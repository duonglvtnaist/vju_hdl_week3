==> flow/design.v <==
`timescale 1ns/1ps
module AND
(
	input wire A_i,
	input wire B_i,
	output wire C_o
);
	assign C_o = A_i & B_i;
endmodule
`timescale 1ns/1ps
module Adder_16_bit (
    input wire [15:0] A_i,
    input wire [15:0] B_i,
    input wire Cin_i,
    output wire [15:0] Sum_o,
    output wire Cout_o
);
    wire c1_w, c2_w, c3_w;
    Adder_4_bit adder0(
        .A_i(A_i[3:0]),
        .B_i(B_i[3:0]),
        .Cin_i(Cin_i),
        .Sum_o(Sum_o[3:0]),
        .Cout_o(c1_w)
    );
    Adder_4_bit adder1(
        .A_i(A_i[7:4]),
        .B_i(B_i[7:4]),
        .Cin_i(c1_w),
        .Sum_o(Sum_o[7:4]),
        .Cout_o(c2_w)
    );
    Adder_4_bit adder2(
        .A_i(A_i[11:8]),
        .B_i(B_i[11:8]),
        .Cin_i(c2_w),
        .Sum_o(Sum_o[11:8]),
        .Cout_o(c3_w)
    );
    Adder_4_bit adder3(
        .A_i(A_i[15:12]),
        .B_i(B_i[15:12]),
        .Cin_i(c3_w),
        .Sum_o(Sum_o[15:12]),
        .Cout_o(Cout_o)
    );
endmodule
module Adder_32_bit (
    input wire [32-1:0] A_i,
    input wire [32-1:0] B_i,
    input wire Cin_i,
    output wire [32-1:0] Sum_o,
    output wire Cout_o
);
    wire c1_w;
    Adder_16_bit adder0(
        .A_i(A_i[15:0]),
        .B_i(B_i[15:0]),
        .Cin_i(Cin_i),
        .Sum_o(Sum_o[15:0]),
        .Cout_o(c1_w)
    );
    Adder_16_bit adder1(
        .A_i(A_i[31:16]),
        .B_i(B_i[31:16]),
        .Cin_i(c1_w),
        .Sum_o(Sum_o[31:16]),
        .Cout_o(Cout_o)
    );
endmodule
module top_Adder_32_bit(
    input wire        CLK,
    input wire        RST,
    input wire [32-1:0] A_i,
    input wire [32-1:0] B_i,
    input wire Cin_i,
    input wire load_i,
    output wire [32-1:0] Sum_o,
    output wire Cout_o
);
    reg [32-1:0] A_r, B_r, Cin_r;
    wire [32-1:0] A_w, B_w, Cin_w;
    assign A_w = A_r;
    assign B_w = B_r;
    assign Cin_w = Cin_r;
    always @(posedge CLK or negedge RST) begin
        if (~RST) begin
            A_r <= 32'b0;
            B_r <= 32'b0;
            Cin_r <= 1'b0;
        end
        else begin
            if(load_i == 1'b1) begin
                A_r <= A_i;
                B_r <= B_i;
                Cin_r <= Cin_i;
            end
            else begin
                A_r <= A_w;
                B_r <= B_w;
                Cin_r <= Cin_w;
            end
        end
    end
    Adder_32_bit adder0(
        .A_i(A_w),
        .B_i(B_w),
        .Cin_i(Cin_w),   
        .Sum_o(Sum_o),
        .Cout_o(Cout_o)
    );
endmodule
`timescale 1ns/1ps
module Adder_4_bit(
    input wire [7:0] A_i,
    input wire [7:0] B_i,
    input wire Cin_i,
    output wire [7:0] Sum_o,
    output wire Cout_o
);
    wire c1_w, c2_w, c3_w;
    SUM sum0(
        .A_i(A_i[0]),
        .B_i(B_i[0]),
        .Cin_i(Cin_i),
        .Sum_o(Sum_o[0]),
        .Cout_o(c1_w)
    );
    SUM sum1(
        .A_i(A_i[1]),
        .B_i(B_i[1]),
        .Cin_i(c1_w),
        .Sum_o(Sum_o[1]),
        .Cout_o(c2_w)
    );
    SUM sum2(
        .A_i(A_i[2]),
        .B_i(B_i[2]),
        .Cin_i(c2_w),
        .Sum_o(Sum_o[2]),
        .Cout_o(c3_w)
    );
    SUM sum3(
        .A_i(A_i[3]),
        .B_i(B_i[3]),
        .Cin_i(c3_w),
        .Sum_o(Sum_o[3]),
        .Cout_o(Cout_o)
    );
endmodule
`timescale 1ns/1ps
module SUM
(
	input wire A_i,
	input wire B_i,
	input wire Cin_i,
	output wire Sum_o,
	output wire Cout_o
);
	wire xor1_out_w, xor2_out_w;
	XOR xor1
	(
		.A_i(A_i),
		.B_i(B_i),
		.C_o(xor1_out_w)
	);
	XOR xor2
	(
		.A_i(xor1_out_w),
		.B_i(Cin_i),
		.C_o(xor2_out_w)
	);
	assign Sum_o = xor2_out_w;
	wire and1_out_w, and2_out_w;
	AND and1 (
		.A_i(xor1_out_w),
		.B_i(Cin_i),
		.C_o(and1_out_w)
	);
	AND and2 (
		.A_i(A_i),
		.B_i(B_i),
		.C_o(and2_out_w)
	);
	XOR xor3 (
		.A_i(and1_out_w),
		.B_i(and2_out_w),
		.C_o(Cout_o)
	);
endmodule
`timescale 1ns/1ps
module XOR
(
	input wire A_i,
	input wire B_i,
	output wire C_o
);
	assign C_o = A_i ^ B_i;
endmodule
# Tool chain data of top_Adder_32_bit
# Tool output for the design above, in the order of the flow.
# Lines are those of the file above, counted from 1.
# Operators: Yosys type, input widths -> output width; for muxes data width and select width s.
# Cell names lack the library's common part.
# The mark - stands for no value.
# design
design	top_Adder_32_bit
clk_port	CLK
cell_library	sky130hd
corner	tt_025C_1v80

# Elaborated design
# Source: Yosys, flattened and elaborated, memories not mapped. Widths are those after wreduce; folded enables and synchronous resets count as part of the registers. Registers that Yosys merges into a memory's read port (data or address) are not register bits. Print and check cells do not count. Equal cells are merged and count once.
# word_totals
ff_bits	65
latch_bits	0
mem_bits_rw	0
rom_bits	0
clocked_rd_ports_x_width	0
memories	0
input_bits	68
output_inout_bits	33
# classes
addsub	0
mul	0
n_div	0
cmp	0
eq_ne	0
n_shift	0
muxes	0
bitwise	160
reduce_logical	0
# op_table
cell	count
$xor 1x1->1	96
$and 1x1->1	64

# Logic depth
# Depth = most cells in a row (Yosys ltp): at word level without a register or memory, in the mapped netlist without a sequential cell, where the memories' decode and read muxes count.
# depth
word_depth	65
ABC_AREA	0
mapped_depth	35

# Netlist
# Yosys stat after the flow's synthesis: flattened, memories mapped to cells. It holds for the ABC_AREA given above (unset counts as 0); a run with the other value may have another netlist.
# synth_totals
stdcells	206
area_mm2	0.0035184
sequential_area_mm2	0.0016266
ffs	65
buf_cells	39
# types
cell_type	count	type_area_um2
dfrtp_1	65	1626.56
mux2_4	50	750.72
fa_1	32	640.614
buf_4	32	240.23
mux2_2	15	168.912
buf_6	6	67.565
inv_1	5	18.768
buf_2	1	5.005
# By module: a second synthesis without flattening, with its own total; a netlist apart from the flattened one above.
# unflattened
hier_cells	339
area_unflattened_mm2	0.0041377
# Each row is one instance without its submodules.
# by_module
mod	n_inst	n_cells	mod_area_mm2	mod_seq_area_mm2
top_Adder_32_bit	1	137	0.0026188	0.0016266
XOR	96	1	0.0000088	0
AND	64	1	0.0000063	0
Adder_4_bit	8	5	0.0000338	0
Adder_16_bit	2	1	0.0000038	0
Adder_32_bit	1	0	0	0
SUM	32	0	0	0

# Worst setup path after synthesis
# OpenSTA on the mapped netlist: ideal clock, no wires. The path of least setup slack (recovery checks aside). Input and output delay are each 20% of the period. Register names are those of the netlist, which keeps one name where synthesis merged equal registers.
# synth_path
kind	register to output
startpoint	register Cin_r[0]
endpoint	output Sum_o[31]
tclk_ns	19.5
out_delay_ns	3.900
t_first_pin_ns	0.000
arrival_ns	14.995
t_required_ns	15.600
slack_ns	0.605
delay_ns	14.995
path_stages	36
synth_period_reached_ns	18.895
# "delay_ns" is the arrival time less input delay plus setup time.
# A path that ends at an output port has no setup time.
# "path_stages": output pins that drive a net of the path, with the launching flip-flop's if there is one; two outputs of one cell count as two.
# "synth_period_reached_ns" is the clock period less the worst setup slack; recovery checks do not enter. This is arithmetic on one report: input and output delays are still those of the set period (20% each).
# Between the ends stands the longest chain of elaborated cells between them, by number of cells; it is not shown to be the way that was timed. Of several equally long chains one is given.
# A line is the first line of the expression or statement that the cell stems from. Yosys adds cells for indexed reads and writes and turns some case tables into memories.
# A register here has more assigning lines than the two given.
# synth_between
cell_sequence	dfrtp_1 fa_1 fa_1 fa_1 fa_1 fa_1 fa_1 fa_1 fa_1 fa_1 fa_1 fa_1 fa_1 fa_1 fa_1 fa_1 fa_1 fa_1 fa_1 fa_1 fa_1 fa_1 fa_1 fa_1 fa_1 fa_1 fa_1 fa_1 fa_1 fa_1 fa_1 fa_1 inv_1 fa_1 inv_1 buf_4
elab_chain_cells	63
cells_between	63
lines_between	2
# synth_rtl
item	line	rtl
start: declaration	81	reg [32-1:0] A_r, B_r, Cin_r;
start: assignment	96	Cin_r <= Cin_i;
start: assignment	101	Cin_r <= Cin_w;
$and 1x1->1	8	assign C_o = A_i & B_i;
$xor 1x1->1	198	assign C_o = A_i ^ B_i;
$and 1x1->1	8
$xor 1x1->1	198
$and 1x1->1	8
$xor 1x1->1	198
$and 1x1->1	8
[... 48 more ...]	-
$xor 1x1->1	198
$and 1x1->1	8
$xor 1x1->1	198
$and 1x1->1	8
$xor 1x1->1	198
$and 1x1->1	8
$xor 1x1->1 (2 in a row)	198
end: declaration	78	output wire [32-1:0] Sum_o,

# Timing after layout
# Path of least setup slack in the final report of job 2 (OpenROAD, finished layout, wires in). Where an end is a register, its clock arrival counts in the times.
# layout_path
kind	register to output
startpoint	register Cin_r[0]
endpoint	output Sum_o[31]
tclk_ns	29.5
out_delay_ns	5.90
t_first_pin_ns	0.33
arrival_ns	16.19
t_required_ns	23.60
slack_ns	7.41
path_stages	36
# Between the ends stands the longest chain of elaborated cells between them, by number of cells; it is not shown to be the way that was timed. Of several equally long chains one is given.
# A register here has more assigning lines than the two given.
# layout_between
cell_sequence	dfrtp_1 fa_1 fa_1 fa_1 fa_1 fa_1 fa_1 fa_1 fa_1 fa_1 fa_1 fa_1 fa_1 fa_1 fa_1 fa_1 fa_1 fa_1 fa_1 fa_1 fa_1 fa_1 fa_1 fa_1 fa_1 fa_1 fa_1 fa_1 fa_1 fa_1 fa_1 fa_1 inv_1 fa_1 inv_1 clkdlybuf4s50_1
elab_chain_cells	63
cells_between	63
lines_between	2
# layout_rtl
item	line	rtl
start: declaration	81	reg [32-1:0] A_r, B_r, Cin_r;
start: assignment	96	Cin_r <= Cin_i;
start: assignment	101	Cin_r <= Cin_w;
$and 1x1->1	8	assign C_o = A_i & B_i;
$xor 1x1->1	198	assign C_o = A_i ^ B_i;
$and 1x1->1	8
$xor 1x1->1	198
$and 1x1->1	8
$xor 1x1->1	198
$and 1x1->1	8
[... 48 more ...]	-
$xor 1x1->1	198
$and 1x1->1	8
$xor 1x1->1	198
$and 1x1->1	8
$xor 1x1->1	198
$and 1x1->1	8
$xor 1x1->1 (2 in a row)	198
end: declaration	78	output wire [32-1:0] Sum_o,

==> results <==
Below are 2 stored runs of the flow (Yosys, OpenROAD; platform sky130hd) on top_Adder_32_bit, each with its settings and what was measured, unordered. Constraints: input delay and output delay 20% of the set period each, output load 0.01 pF.
"period_less_ws_ns" means the clock period less the worst setup slack. The figure is calculated, with input and output delays left at 20% of the set period.

Job 1, flow files:
==> flow/run.sh <==
#!/bin/bash
# the make line also repeats the synthesis and layout settings of config.mk as NAME=value (left out here)
make -C /OpenROAD-flow-scripts/flow DESIGN_CONFIG=/design/flow/config.mk WORK_HOME=/design/flow/orfs CLKGATE_MAP_FILE= finish
==> flow/config.mk <==
export PLATFORM = sky130hd
export DESIGN_NAME = top_Adder_32_bit
export DESIGN_NICKNAME = top_Adder_32_bit
export VERILOG_FILES = /design/flow/design.v
export SDC_FILE = /design/flow/constraint.sdc
export NUM_CORES = 4
export LEC_CHECK = 0
export ABC_AREA = 0
export CAP_MARGIN = 20
export CELL_PAD_IN_SITES_GLOBAL_PLACEMENT = 3
export CORE_MARGIN = 2
export CORE_UTILIZATION = 64
export CTS_CLUSTER_SIZE = 39
export HOLD_SLACK_MARGIN = 0.16
export PLACE_DENSITY_LB_ADDON = 0.18
export SETUP_SLACK_MARGIN = 4.5
export SLEW_MARGIN = 20
export TNS_END_PERCENT = 70
==> flow/constraint.sdc <==
create_clock -name core_clock -period 28.6 [get_ports {CLK}]
set_input_delay 5.7200 -clock core_clock [delete_from_list [all_inputs] [get_ports {CLK}]]
set_output_delay 5.7200 -clock core_clock [all_outputs]
set_load 0.01 [all_outputs]

Job 1: no results, placement failed with FLW-0024

Job 2, flow files:
==> flow/run.sh <==
#!/bin/bash
# the make line also repeats the synthesis and layout settings of config.mk as NAME=value (left out here)
make -C /OpenROAD-flow-scripts/flow DESIGN_CONFIG=/design/flow/config.mk WORK_HOME=/design/flow/orfs CLKGATE_MAP_FILE= finish
==> flow/config.mk <==
export PLATFORM = sky130hd
export DESIGN_NAME = top_Adder_32_bit
export DESIGN_NICKNAME = top_Adder_32_bit
export VERILOG_FILES = /design/flow/design.v
export SDC_FILE = /design/flow/constraint.sdc
export NUM_CORES = 4
export LEC_CHECK = 0
export CAP_MARGIN = 20
export CORE_MARGIN = 2
export CORE_UTILIZATION = 40
export SLEW_MARGIN = 20
==> flow/constraint.sdc <==
create_clock -name core_clock -period 29.5 [get_ports {CLK}]
set_input_delay 5.9000 -clock core_clock [delete_from_list [all_inputs] [get_ports {CLK}]]
set_output_delay 5.9000 -clock core_clock [all_outputs]
set_load 0.01 [all_outputs]

==> results of job 2, as CSV <==
result,value
setup_ws_ns,7.407
period_less_ws_ns,22.093
utilization_pct,52.8
die_footprint_mm2,0.0095619
synth_area_mm2,0.0035184
total_negative_slack_ns,0.000
